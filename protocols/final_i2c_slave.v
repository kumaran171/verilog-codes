==> flow/design.v <==
module i2c_Slave (
    input scl,
    input clk,
    input rst,
    inout sda,
    output reg ack_err,
    output reg done
);
    reg [7:0] mem [0:127];
    reg [7:0] r_addr;
    reg [6:0] addr;
    reg [7:0] dout, din;
    reg r_mem, w_mem;
    reg sda_t;
    reg sda_en;
    reg [3:0] bitcnt = 0;
    reg busy = 0;
    reg [3:0] state;
    localparam IDLE = 0, READ_ADDR = 1, SEND_ACK1 = 2, SEND_DATA = 3,
               MASTER_ACK = 4, READ_DATA = 5, SEND_ACK2 = 6,
               WAIT_P = 7, DETECT_STOP = 8;
    integer i;
    always @(posedge clk) begin
        if (rst) begin
            for (i = 0; i < 128; i = i + 1)
                mem[i] <= i;
            dout <= 0;
        end else begin
            if (r_mem)
                dout <= mem[addr];
            if (w_mem)
                mem[addr] <= din;
        end
    end
    parameter sys_freq = 4000000;
    parameter i2c_freq = 100000;
    parameter clk_count4 = (sys_freq / i2c_freq);
    parameter clk_count1 = clk_count4 / 4;
    reg [15:0] count1 = 0;
    reg [1:0] pulse = 0;
    always @(posedge clk) begin
        if (rst || !busy) begin
            pulse <= 2;
            count1 <= clk_count1 * 2;
        end else if (count1 == clk_count1 - 1) begin
            pulse <= 1;
            count1 <= 0;
        end else if (count1 == clk_count1 * 2 - 1) begin
            pulse <= 2;
            count1 <= 0;
        end else if (count1 == clk_count1 * 3 - 1) begin
            pulse <= 3;
            count1 <= 0;
        end else if (count1 == clk_count1 * 4 - 1) begin
            pulse <= 0;
            count1 <= 0;
        end else begin
            count1 <= count1 + 1;
        end
    end
    reg sda_prev = 1;
    always @(posedge clk) begin
        sda_prev <= sda;
    end
    wire start_condition = (sda_prev == 1 && sda == 0 && scl);
    reg r_ack;
    always @(posedge clk) begin
        if (rst) begin
            bitcnt <= 0;
            state <= IDLE;
            r_addr <= 0;
            sda_en <= 0;
            sda_t <= 0;
            addr <= 0;
            r_mem <= 0;
            w_mem <= 0;
            din <= 0;
            ack_err <= 0;
            done <= 0;
            busy <= 0;
        end else begin
            r_mem <= 0;
            w_mem <= 0;
            done <= 0;
            case (state)
                IDLE: begin
                    if (start_condition) begin
                        busy <= 1;
                        state <= READ_ADDR;
                        bitcnt <= 0;
                    end
                end
                READ_ADDR: begin
                    sda_en <= 0;
                    if (bitcnt < 8) begin
                        if (pulse == 2)
                            r_addr <= {r_addr[6:0], sda};
                        if (pulse == 3)
                            bitcnt <= bitcnt + 1;
                    end else begin
                        addr <= r_addr[7:1];
                        state <= SEND_ACK1;
                        sda_en <= 1;
                        sda_t <= 0;
                        bitcnt <= 0;
                    end
                end
                SEND_ACK1: begin
                    if (pulse == 3) begin
                        if (r_addr[0]) begin
                            r_mem <= 1;
                            state <= SEND_DATA;
                        end else begin
                            state <= READ_DATA;
                        end
                        sda_en <= 0;
                    end
                end
                READ_DATA: begin
                    sda_en <= 0;
                    if (bitcnt < 8) begin
                        if (pulse == 2)
                            din <= {din[6:0], sda};
                        if (pulse == 3)
                            bitcnt <= bitcnt + 1;
                    end else begin
                        w_mem <= 1;
                        state <= SEND_ACK2;
                        bitcnt <= 0;
                        sda_en <= 1;
                        sda_t <= 0;
                    end
                end
                SEND_ACK2: begin
                    if (pulse == 3) begin
                        sda_en <= 0;
                        state <= DETECT_STOP;
                    end
                end
                SEND_DATA: begin
                    sda_en <= 1;
                    if (bitcnt < 8) begin
                        if (pulse == 1)
                            sda_t <= dout[7 - bitcnt];
                        if (pulse == 3)
                            bitcnt <= bitcnt + 1;
                    end else begin
                        bitcnt <= 0;
                        sda_en <= 0;
                        state <= MASTER_ACK;
                    end
                end
                MASTER_ACK: begin
                    if (pulse == 2)
                        r_ack <= sda;
                    if (pulse == 3) begin
                        ack_err <= (r_ack == 0) ? 1 : 0;
                        state <= DETECT_STOP;
                    end
                end
                DETECT_STOP: begin
                    if (start_condition == 0 && sda == 1 && scl == 1) begin
                        busy <= 0;
                        done <= 1;
                        state <= IDLE;
                    end
                end
                default: state <= IDLE;
            endcase
        end
    end
    assign sda = (sda_en && sda_t == 0) ? 1'b0 : 1'bz;
endmodule
# == Reports on i2c_Slave ==
# The steps from the RTL of i2c_Slave to its reports follow in flow order.
# Lines are those of the file above, counted from 1.
# Operators: Yosys type, input widths -> output width; for muxes data width and select width s.
# The mark - stands for no value.
# setup
top_module,i2c_Slave
clk_port,clk
library,sky130hd
lib_corner,tt_025C_1v80

# == Elaborated design ==
# Yosys after proc, flatten, opt, wreduce and memory -nomap, before mapping. Memory bits, and registers merged into a memory's read port (data or address), are not among the register bits. Print and check cells are not counted.
# Memory sizes are those after Yosys's memory passes, which may raise the word count (mostly to a power of two), join words into wider ones and drop unused or constant bits.
# word_totals
register_bits,58
latchBits,0
ram_bits,1024
rom_bits,0
memories,1
inputBits,3
wordCells,132
# mem_list
name,words,width,line_no,rtl
mem,128,8,9,reg [7:0] mem [0:127];
# classes
add_sub_neg,3
multipliers,0
div_mod_pow,0
n_cmp,1
eq_ne,26
shifts,1
mux,43
bitwise,9
n_reduce_logical,31
# op_table
op,n
$mux 4,10
$eq 16x5->1 const B,2
$pmux 4 s7,1
$mux 5,4
$ne 2x2->1 const B,9
$add 16x1->16 const B,1
$eq 16x4->1 const B,1
$eq 16x6->1 const B,1
$mux 8,2
$reduce_and 3->1,5
$mux 1,15
$mux 7,2
$eq 4x3->1 const B,3
$reduce_or 2->1,5
$not 1->1,9
$eq 4x2->1 const B,2
$reduce_bool 4->1,2
$shiftx 8x5->1,1
$pmux 4 s2,1
$mux 2,4
$reduce_and 7->1,1
$reduce_and 2->1,3
$reduce_or 3->1,2
$logic_and 1x1->1,5
$sub 3x4->5 const A,1
$reduce_bool 5->1,1
$reduce_or 5->1,1
$ne 2x1->1 const B,2
# Not listed: further kinds 16, cells in them 18.

# == Depth ==
# Depth = most cells in a row (Yosys ltp): at word level without a register or memory, in the mapped netlist without a sequential cell, where the memories' decode and read muxes count.
# logic_depth
depth_word,11
abc_area,1
mapped_depth,9

# == Synthesis result ==
# The flow's flattened synthesis, as Yosys stat reports it; memories are mapped. The netlist is that of the ABC_AREA named above (0 if unset); the other value can give another one.
# The area totals of this step are shown rounded.
# synth_totals
cells,227
area_um2,1600
seq_area_um2,661
ff_cells,33
# types
type,n
sky130_fd_sc_hd__dfxtp_1,33
sky130_fd_sc_hd__nand2_1,52
sky130_fd_sc_hd__nor2_1,44
sky130_fd_sc_hd__inv_1,29
sky130_fd_sc_hd__xor2_1,10
sky130_fd_sc_hd__nand3_1,17
sky130_fd_sc_hd__nand4_1,7
sky130_fd_sc_hd__ha_1,3
sky130_fd_sc_hd__o21ai_0,7
sky130_fd_sc_hd__buf_4,3
sky130_fd_sc_hd__xnor2_1,2
sky130_fd_sc_hd__a21oi_1,3
sky130_fd_sc_hd__nor2_2,2
sky130_fd_sc_hd__buf_6,1
sky130_fd_sc_hd__nor2_4,1
sky130_fd_sc_hd__nand3_2,1
sky130_fd_sc_hd__nor3_1,2
sky130_fd_sc_hd__nor3_2,1
# Other cell types: 9; their cells: 9.

# == Worst setup path after synthesis ==
# Path of least setup slack by OpenSTA after synthesis, without wires, with an ideal clock, recovery checks aside; 20% of the period is set as input and as output delay. Where synthesis merged equal registers, the netlist keeps one of their names.
# synth_path
path_kind,register to register
startpoint,reg count1[0]
endpoint,reg count1[6]
clock_period_ns,2.0
setup_time_ns,0.116
t_arrival_ns,1.193
setup_slack_ns,0.691
path_delay_ns,1.309
path_stages,8
path_buffers,1
synth_period_reached_ns,1.309
# "path_delay_ns" is the arrival time less input delay plus setup time.
# "path_stages" counts driving pins, that of a launching flip-flop among them; a cell with two outputs on the path counts twice.
# "synth_period_reached_ns" is the clock period less the worst setup slack; recovery checks do not enter. This is arithmetic on one report: input and output delays are still those of the set period (20% each).
# Between the ends stands the longest chain of elaborated cells between them, by number of cells; it is not shown to be the way that was timed. Of several equally long chains one is given.
# Each line given opens the expression or statement behind the cell; cells for indexed reads and writes are added by Yosys, which also makes memories of some case tables.
# At most two assigning lines are given for a register; there are more.
# synth_via
path_cell_list,sky130_fd_sc_hd__dfxtp_1 sky130_fd_sc_hd__ha_1 sky130_fd_sc_hd__nand3_1 sky130_fd_sc_hd__nor2_1 sky130_fd_sc_hd__o21ai_2 sky130_fd_sc_hd__nand3_2 sky130_fd_sc_hd__buf_6 sky130_fd_sc_hd__nor2_1
elab_chain_len,2
cone_cells,6
cone_lines,5
cone_classes,1 x add/sub; 4 x eq/ne; 1 x reduce/logical
# synth_lines
element,line_no,rtl
from (decl),39,reg [15:0] count1 = 0;
from (assign),44,count1 <= clk_count1 * 2;
from (assign),58,count1 <= count1 + 1;
$eq 16x4->1,45,end else if (count1 == clk_count1 - 1) begin
$reduce_or 5->1,-,
to (assign),44,
to (assign),58,
to (decl),39,

# == Timing after layout ==
# Path of least setup slack in the final report of job 1 (OpenROAD, finished layout, wires in). Where an end is a register, its clock arrival counts in the times.
# layout_path
path_kind,register to output
startpoint,reg ack_err
endpoint,out ack_err
clock_period_ns,2.42
out_delay_ns,0.48
t_arrival_ns,1.15
setup_slack_ns,0.79
path_stages,2
path_buffers,1
# layout_via
path_cell_list,sky130_fd_sc_hd__dfxtp_1 sky130_fd_sc_hd__clkdlybuf4s50_1
elab_chain_len,0
cone_cells,0
cone_lines,0
# layout_lines
element,line_no,rtl
from (decl),6,"output reg ack_err,"
from (assign),78,ack_err <= 0;
from (assign),157,ack_err <= (r_ack == 0) ? 1 : 0;
to (decl),6,

Data sheet: physical implementation of i2c_Slave

Module i2c_Slave, platform sky130hd: 2 stored runs of the flow (Yosys, OpenROAD) with differing settings, in no particular order. Input and output delays are each 20% of the period that was set; the output load is 0.01 pF.
"worst_path_time_ns": the worst setup path's part of the clock period (all of it between registers, 20% less for each end at a port) less its slack. A launch clock that arrives late makes it longer, a capture clock that arrives late makes it shorter.
The results are shown rounded.

Job 1, flow files:
==> flow/run.sh <==
#!/bin/bash
# the make line also repeats the synthesis and layout settings of config.mk as NAME=value (left out here)
make -C /OpenROAD-flow-scripts/flow DESIGN_CONFIG=/design/flow/config.mk WORK_HOME=/design/flow/orfs CLKGATE_MAP_FILE= finish
==> flow/config.mk <==
export PLATFORM = sky130hd
export DESIGN_NAME = i2c_Slave
export DESIGN_NICKNAME = i2c_Slave
export VERILOG_FILES = /design/flow/design.v
export SDC_FILE = /design/flow/constraint.sdc
export NUM_CORES = 4
export LEC_CHECK = 0
export ABC_AREA = 1
export CAP_MARGIN = 20
export CELL_PAD_IN_SITES_DETAIL_PLACEMENT = 0
export CORE_ASPECT_RATIO = 0.76
export CORE_MARGIN = 2
export CORE_UTILIZATION = 32
export GPL_TIMING_DRIVEN = 0
export SETUP_SLACK_MARGIN = 0.06
export SLEW_MARGIN = 20
export TNS_END_PERCENT = 80
==> flow/constraint.sdc <==
create_clock -name core_clock -period 2.42 [get_ports {clk}]
set_input_delay 0.4840 -clock core_clock [delete_from_list [all_inputs] [get_ports {clk}]]
set_output_delay 0.4840 -clock core_clock [all_outputs]
set_load 0.01 [all_outputs]

==> results of job 1, as CSV <==
result,value
worst_path_time_ns,1.15
timing.worst_path_kind,"register to output"
layout_utilization_frac,0.379
ws_hold_ns,0.448
cell_area_final_um2,1820
worstSetupSlack_ns,0.789
design.die.area_um2,5580
post_synth_area_um2,1600

Job 2, flow files:
==> flow/run.sh <==
#!/bin/bash
# the make line also repeats the synthesis and layout settings of config.mk as NAME=value (left out here)
make -C /OpenROAD-flow-scripts/flow DESIGN_CONFIG=/design/flow/config.mk WORK_HOME=/design/flow/orfs CLKGATE_MAP_FILE= finish
==> flow/config.mk <==
export PLATFORM = sky130hd
export DESIGN_NAME = i2c_Slave
export DESIGN_NICKNAME = i2c_Slave
export VERILOG_FILES = /design/flow/design.v
export SDC_FILE = /design/flow/constraint.sdc
export NUM_CORES = 4
export LEC_CHECK = 0
export ABC_AREA = 1
export CAP_MARGIN = 30
export CORE_ASPECT_RATIO = 1.65
export CORE_MARGIN = 2
export CORE_UTILIZATION = 33
export CTS_CLUSTER_SIZE = 51
export HOLD_SLACK_MARGIN = 0.09
export MAX_ROUTING_LAYER = met4
export MIN_ROUTING_LAYER = met2
export SETUP_SLACK_MARGIN = -0.19
export SLEW_MARGIN = 20
export TNS_END_PERCENT = 70
==> flow/constraint.sdc <==
create_clock -name core_clock -period 2.88 [get_ports {clk}]
set_input_delay 0.5760 -clock core_clock [delete_from_list [all_inputs] [get_ports {clk}]]
set_output_delay 0.5760 -clock core_clock [all_outputs]
set_load 0.01 [all_outputs]

==> results of job 2, as CSV <==
result,value
worst_path_time_ns,1.31
timing.worst_path_kind,"input to register"
layout_utilization_frac,0.37
ws_hold_ns,0.456
cell_area_final_um2,1740
worstSetupSlack_ns,0.990
design.die.area_um2,5430
post_synth_area_um2,1600
